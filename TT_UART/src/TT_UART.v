==> flow/design.v <==
module uart #(
    parameter wait_clk_time=235
) (
    input obsr,
    input Button,
    input clk,
    input i_rx,
    output reg [5:0] o_reg=255,
    output o_Tx
);
localparam HALF_DELAY_WAIT = (wait_clk_time / 2);
localparam IDLE_T = 5'b00001;
localparam START_T = 5'b00010;
localparam Data_T = 5'b01000;
localparam Stop_T = 5'b10000;
localparam Tx_Debounce = 5'b00100;
localparam IDLE            = 5'b00001;
localparam START           = 5'b00010;
localparam GET_BIT         = 5'b00100;
localparam WAIT_NEXT_BIT   = 5'b01000;
localparam STOP            = 5'b10000;
reg rx_buffer = 1'b1;
reg rx        = 1'b1;
reg [4:0] state = IDLE;
reg [15:0] counter = 0;
reg Data_Avail = 0;
reg [7:0] Rx_byte = 0;
reg [3:0] bit_index = 0;
reg D_ready=0;
reg [4:0] Tx_State = IDLE_T;
reg [7:0] Tx_Data_Buffer[5:0];
reg [32:0] clk_counter = 0;
reg Tx = 1;
reg [2:0] Bit_counter = 0;
reg O_Data_t = 0;
reg [2:0] byte_counter = 0;
initial begin
    Tx_Data_Buffer[0] = "D";
    Tx_Data_Buffer[1] = "A";
    Tx_Data_Buffer[2] = "L";
    Tx_Data_Buffer[3] = "H";
    Tx_Data_Buffer[4] = "A";
    Tx_Data_Buffer[5] = "\n";
end
always @(posedge clk) begin
    rx_buffer <= i_rx;
    rx <= rx_buffer;
end
always @(posedge clk) begin
    case (state)
        IDLE: begin
            if (rx == 0) begin
                state <= START;
                counter <= 1;
                Data_Avail <= 0;
                bit_index <= 0;
            end
        end
        START: begin
            if (counter == HALF_DELAY_WAIT ) begin
                if (rx == 0) begin
                    state <= GET_BIT;
                    counter <= 1;
                end else begin
                    state <= IDLE;
                end
            end else begin
                counter <= counter + 1;
            end
        end
        WAIT_NEXT_BIT: begin
            if (counter < wait_clk_time ) begin
                counter <= counter + 1;
            end else begin
                counter <= 1;
                state <= GET_BIT;
            end
        end
        GET_BIT: begin
            Rx_byte <= {rx, Rx_byte[7:1]};
            bit_index <= bit_index + 1;
            if (bit_index > 7) begin
                state <= STOP;
                bit_index<=0;
            end else begin
                state <= WAIT_NEXT_BIT;
            end
        end
        STOP: begin
            if (counter < wait_clk_time ) begin
                counter <= counter + 1;
            end else begin
                Data_Avail <= 1;
                state <= IDLE;
                counter <= 0;
            end
        end
        default:
            state<=IDLE;
    endcase
end
always @(posedge clk) begin
    if (Data_Avail) begin
        o_reg <= ~Rx_byte[5:0];
    end
end
always @(posedge clk) begin
    case (Tx_State)
        IDLE_T: begin
            if (Button == 1) begin
                clk_counter = 0;
                Bit_counter = 0;
                byte_counter = 0; 
                Tx_State <= START_T;
            end else begin
                Tx <= 1;
            end
        end
        START_T: begin
            Tx <= 0;
            if (clk_counter == wait_clk_time - 1) begin
                Tx_State <= Data_T;
                clk_counter = 0;
                Bit_counter = 0;
            end else begin
                clk_counter = clk_counter + 1;
            end
        end
        Data_T: begin
            Tx <= Tx_Data_Buffer[byte_counter][Bit_counter];
            if (clk_counter == wait_clk_time - 1) begin
                clk_counter <= 0;
                if (Bit_counter == 3'b111) begin
                    Tx_State <= Stop_T;
                end else begin
                    Bit_counter <= Bit_counter + 1;
                    Tx_State <= Data_T;
                end
            end else begin
                clk_counter <= clk_counter + 1;
            end
        end
        Stop_T: begin
            Tx <= 1;
            if (clk_counter == wait_clk_time - 1) begin
                clk_counter <= 0;
                O_Data_t <= 1;
                if (O_Data_t) begin
                    if (byte_counter == 3'd5) begin
                        byte_counter <= 0;
                        Tx_State <= Tx_Debounce;
                    end else begin
                        byte_counter <= byte_counter + 1; 
                        Tx_State <= START_T;
                    end
                end
            end else begin
                clk_counter <= clk_counter + 1;
            end
        end
        Tx_Debounce: begin
            if (clk_counter == 16777215) begin
                if (Button == 0) begin
                    Tx_State <= IDLE_T;
                    clk_counter <= 0;
                end
            end else begin
                clk_counter <= clk_counter + 1;
            end
        end
    endcase
end
assign o_Tx = Tx;
endmodule
* From RTL to reports: uart
Tool output for the design above, in the order of the flow.
Line numbers count from 1 in the design file above.
Library cell names are shortened.
A cell with n/a has no value.
- Design top :: uart
- Clock :: clk
- Standard-cell library :: sky130hd
- Library corner :: tt_025C_1v80

* Word-level counts
Yosys after proc, flatten, opt, wreduce and memory -nomap, before mapping. Memory bits, and registers merged into a memory's read port (data or address), are not among the register bits. Print and check cells are not counted. Equal cells are merged and count once.
Yosys's memory passes give these memory sizes; they may raise the number of words (mostly to a power of two), join words into wider ones and drop unused or constant bits.
- Input port bits :: 4
- Word-level cells :: 114
- Register bits :: 88
- RAM bits :: 0
- Word width x clocked read ports :: 0
- ROM bits :: 30
- Memory cells :: 1
- Bits in latches :: 0
** Memories
- Tx_Data_Buffer :: depth 6, bits a word 5, read ports 1, wr ports 0, line 31 : reg [7:0] Tx_Data_Buffer[5:0];
- Magnitude comparators :: 2
- Bitwise gates (word level) :: 1
- Div/mod/pow operators :: 0
- Multiply operators :: 0
- $add $sub $neg :: 5
- Equal/unequal tests :: 29
- Shifts and indexed selects :: 1
- Reductions and logical operators :: 17
- Mux-type cells :: 44
** Operator list (number)
- two-way mux 33 bit :: 4
- case mux 33 bit (select 3 bit) :: 1
- two-way mux 5 bit :: 13
- case mux 16 bit (select 4 bit) :: 1
- two-way mux 16 bit :: 4
- case mux 5 bit (select 5 bit) :: 2
- adder 33 x 1 -> 33 bit with constant B :: 1
- == test 33 x 24 -> 1 bit with constant B :: 1
- == test 33 x 8 -> 1 bit with constant B :: 1
- two-way mux 3 bit :: 9
- inequality test 2 bit with constant B :: 13
- adder 16 x 1 -> 16 bit with constant B :: 1
- == test 16 x 7 -> 1 bit with constant B :: 1
- less-than comparator 16 x 8 -> 1 bit with constant B :: 1
- == test 5 x 1 -> 1 bit with constant B :: 2
- == test 5 x 2 -> 1 bit with constant B :: 2
- == test 5 x 3 -> 1 bit with constant B :: 2
- == test 5 x 4 -> 1 bit with constant B :: 2
- == test 5 bit with constant B :: 2
- case mux 3 bit (select 3 bit) :: 1
- AND reduction 4 bit :: 2
- nonzero test 4 bit :: 2
- indexed select 8 x 3 -> 1 bit :: 1
- AND reduction 8 bit :: 1
- case mux 4 bit (select 2 bit) :: 1
- two-way mux 4 bit :: 2
- AND reduction 2 bit :: 3
- nonzero test 2 bit :: 3
Other operator kinds: 15; their cells: 20.

* Longest topological paths
Yosys ltp: most cells in a row. Word level: on the elaborated netlist, between registers, memories and ports. Mapped: between sequential cells and ports; inverters and the memories' decode and read muxes count.
- Depth after elaboration :: 5
- ABC_AREA :: 0
- Gate-level depth with buffers :: 9
- Gate-level depth less buffers :: 7

* Netlist
The flow's flattened synthesis, as Yosys stat reports it; memories are mapped. The netlist is that of the ABC_AREA named above (0 if unset); the other value can give another one.
** Cell types (number)
- edfxtp_1 :: 86
- nor2_1 :: 63
- xnor2_1 :: 27
- nand2_1 :: 54
- ha_1 :: 11
- nor3_1 :: 21
- nand4_1 :: 15
- nand3_1 :: 18
- xor2_1 :: 10
- and4_1 :: 9
- inv_1 :: 21
- buf_6 :: 6
- and3_1 :: 9
- nor4_1 :: 9
- and2_1 :: 8
- o21ai_0 :: 10
- o221ai_1 :: 5
- dfxtp_1 :: 2
Other cell types: 39; their cells: 72.
- Area of sequential cells :: 2622.5 um^2
- Buffers :: 14
- Standard cells after synthesis :: 456
- Flip-flops :: 88
- Chip area (Yosys) :: 4911.0 um^2

* Worst setup path after synthesis
OpenSTA on the mapped netlist: ideal clock, no wires. The path of least setup slack (recovery checks aside). Input and output delay are each 20% of the period. Register names are those of the netlist, which keeps one name where synthesis merged equal registers.
- Path kind :: register -> register
- From :: reg clk_counter[0]
- To :: reg clk_counter[0]
- Library setup time :: 0.375 ns
- Stages :: 8
- Delay of the path :: 2.114 ns
- Setup slack :: 1.096 ns
- Required time :: 2.835 ns
- Arrival time :: 1.739 ns
- Clock period :: 3.21 ns
- Time at the first pin :: 0.000 ns
- Buffers on the path :: 1
- Period reached after synthesis :: 2.114 ns
"delay of the path" = arrival - input delay + setup time.
"stages": output pins that drive a net of the path, with the launching flip-flop's if there is one; two outputs of one cell count as two.
"period reached after synthesis" = period - worst setup slack (recovery checks aside). The figure is calculated, with input and output delays left at 20% of the set period.
The rows between start and end are the longest chain of elaborated cells between them; the timing report does not say that the signal goes this way. Where chains are equally long, one stands for them.
Each line given opens the expression or statement behind the cell; cells for indexed reads and writes are added by Yosys, which also makes memories of some case tables.
A register here has more assigning lines than the two given.
The path ends at the enable pin of a flip-flop; only ways to that pin are counted.
- Path through :: edfxtp_1 -> ha_1 -> and4_1 -> buf_2 -> nand3_2 -> nor4_2 -> nand2_1 -> mux2_2
- Length of the longest elaborated chain :: 3
** Ends and longest elaborated chain, after synthesis
- from (decl) :: line 32 : reg [32:0] clk_counter = 0;
- from (assign) :: line 126 : clk_counter = clk_counter + 1;
- from (assign) :: line 140 : clk_counter <= clk_counter + 1;
- == test 33 x 24 -> 1 bit :: line 162 : if (clk_counter == 16777215) begin
- inequality test 3 bit
- AND reduction 3 bit
- to (assign) :: line 158 : clk_counter <= clk_counter + 1;
- to (assign) :: line 168 : clk_counter <= clk_counter + 1;
- to (decl) :: line 32

* Path in the finished layout
From the final timing report of run 1: the path of least setup slack in the routed layout; clock arrival at registers is part of the times.
- Path kind :: register -> register
- From :: reg counter[14]
- To :: reg state[4]
- Arrival time :: 2.45 ns
- Library setup time :: 0.29 ns
- Required time :: 3.06 ns
- Stages :: 6
- Buffers on the path :: 0
- Time at the first pin :: 0.35 ns
- Setup slack :: 0.61 ns
- Clock period :: 3.0 ns
The rows between start and end are the longest chain of elaborated cells between them; the timing report does not say that the signal goes this way. Where chains are equally long, one stands for them.
A register here has more assigning lines than the two given.
The path ends at the enable pin of a flip-flop; only ways to that pin are counted.
- Path through :: edfxtp_1 -> nor4_2 -> nand4_2 -> a22o_2 -> o21ai_4 -> and2_2
- Length of the longest elaborated chain :: 3
** Ends and longest elaborated chain, post-layout
- from (decl) :: line 25 : reg [15:0] counter = 0;
- from (assign) :: line 68 : counter <= counter + 1;
- from (assign) :: line 73 : counter <= counter + 1;
- less-than comparator 16 x 8 -> 1 bit :: line 90 : if (counter < wait_clk_time ) begin
- inequality test 2 bit
- AND reduction 4 bit
- to (assign) :: line 86 : state <= WAIT_NEXT_BIT;
- to (assign) :: line 94 : state <= IDLE;
- to (decl) :: line 24 : reg [4:0] state = IDLE;

Lab notebook: uart

Settings and measured results of 2 stored flow runs for module uart (sky130hd), not sorted in any way. The constraints put input and output delay at 20% of the set period each and load the outputs with 0.01 pF.
"achieved period" = clock period - worst setup slack. The figure is calculated, with input and output delays left at 20% of the set period.
"time used up by the worst setup path": the worst setup path's part of the clock period (all of it between registers, 20% less for each end at a port) less its slack. A launch clock that arrives late makes it longer, a capture clock that arrives late makes it shorter.
"total power of the final layout" is the tool's figure for a default switching activity; nothing was simulated.

** Run 1
- Settings :: period_ns=3.0; CORE_UTILIZATION=23; SETUP_SLACK_MARGIN=0.5; PLACE_DENSITY=0.94; CELL_PAD_IN_SITES_DETAIL_PLACEMENT=1; GPL_TIMING_DRIVEN=1; CTS_CLUSTER_SIZE=36; CTS_CLUSTER_DIAMETER=380; SLEW_MARGIN=30; CAP_MARGIN=20; CORE_MARGIN=2
- Mapped cell area after synthesis :: 4911.0 um^2
- Full die area :: 22537.5 um^2
- Standard-cell area of the final layout :: 5631.6 um^2
- Final utilization :: 0.268
- Worst setup slack after layout :: 0.606 ns
- Post-route setup TNS :: 0.000 ns
- Worst hold slack after layout :: 0.334 ns
- Total power of the final layout :: 4.006 mW
- Achieved period :: 2.394 ns
- Time used up by the worst setup path :: 2.39 ns
- Critical path type :: register -> register

** Run 2
- Settings :: period_ns=2.34; CORE_UTILIZATION=53; CORE_ASPECT_RATIO=0.99; CTS_CLUSTER_SIZE=87; MIN_ROUTING_LAYER=met1; MAX_ROUTING_LAYER=met4; CAP_MARGIN=20; CORE_MARGIN=2; SLEW_MARGIN=20
- Mapped cell area after synthesis :: 4911.0 um^2
- Full die area :: 10051.8 um^2
- Standard-cell area of the final layout :: 5456.5 um^2
- Final utilization :: 0.614
- Worst setup slack after layout :: 0.174 ns
- Post-route setup TNS :: 0.000 ns
- Worst hold slack after layout :: 0.336 ns
- Total power of the final layout :: 4.603 mW
- Achieved period :: 2.166 ns
- Time used up by the worst setup path :: 2.17 ns
- Critical path type :: register -> register
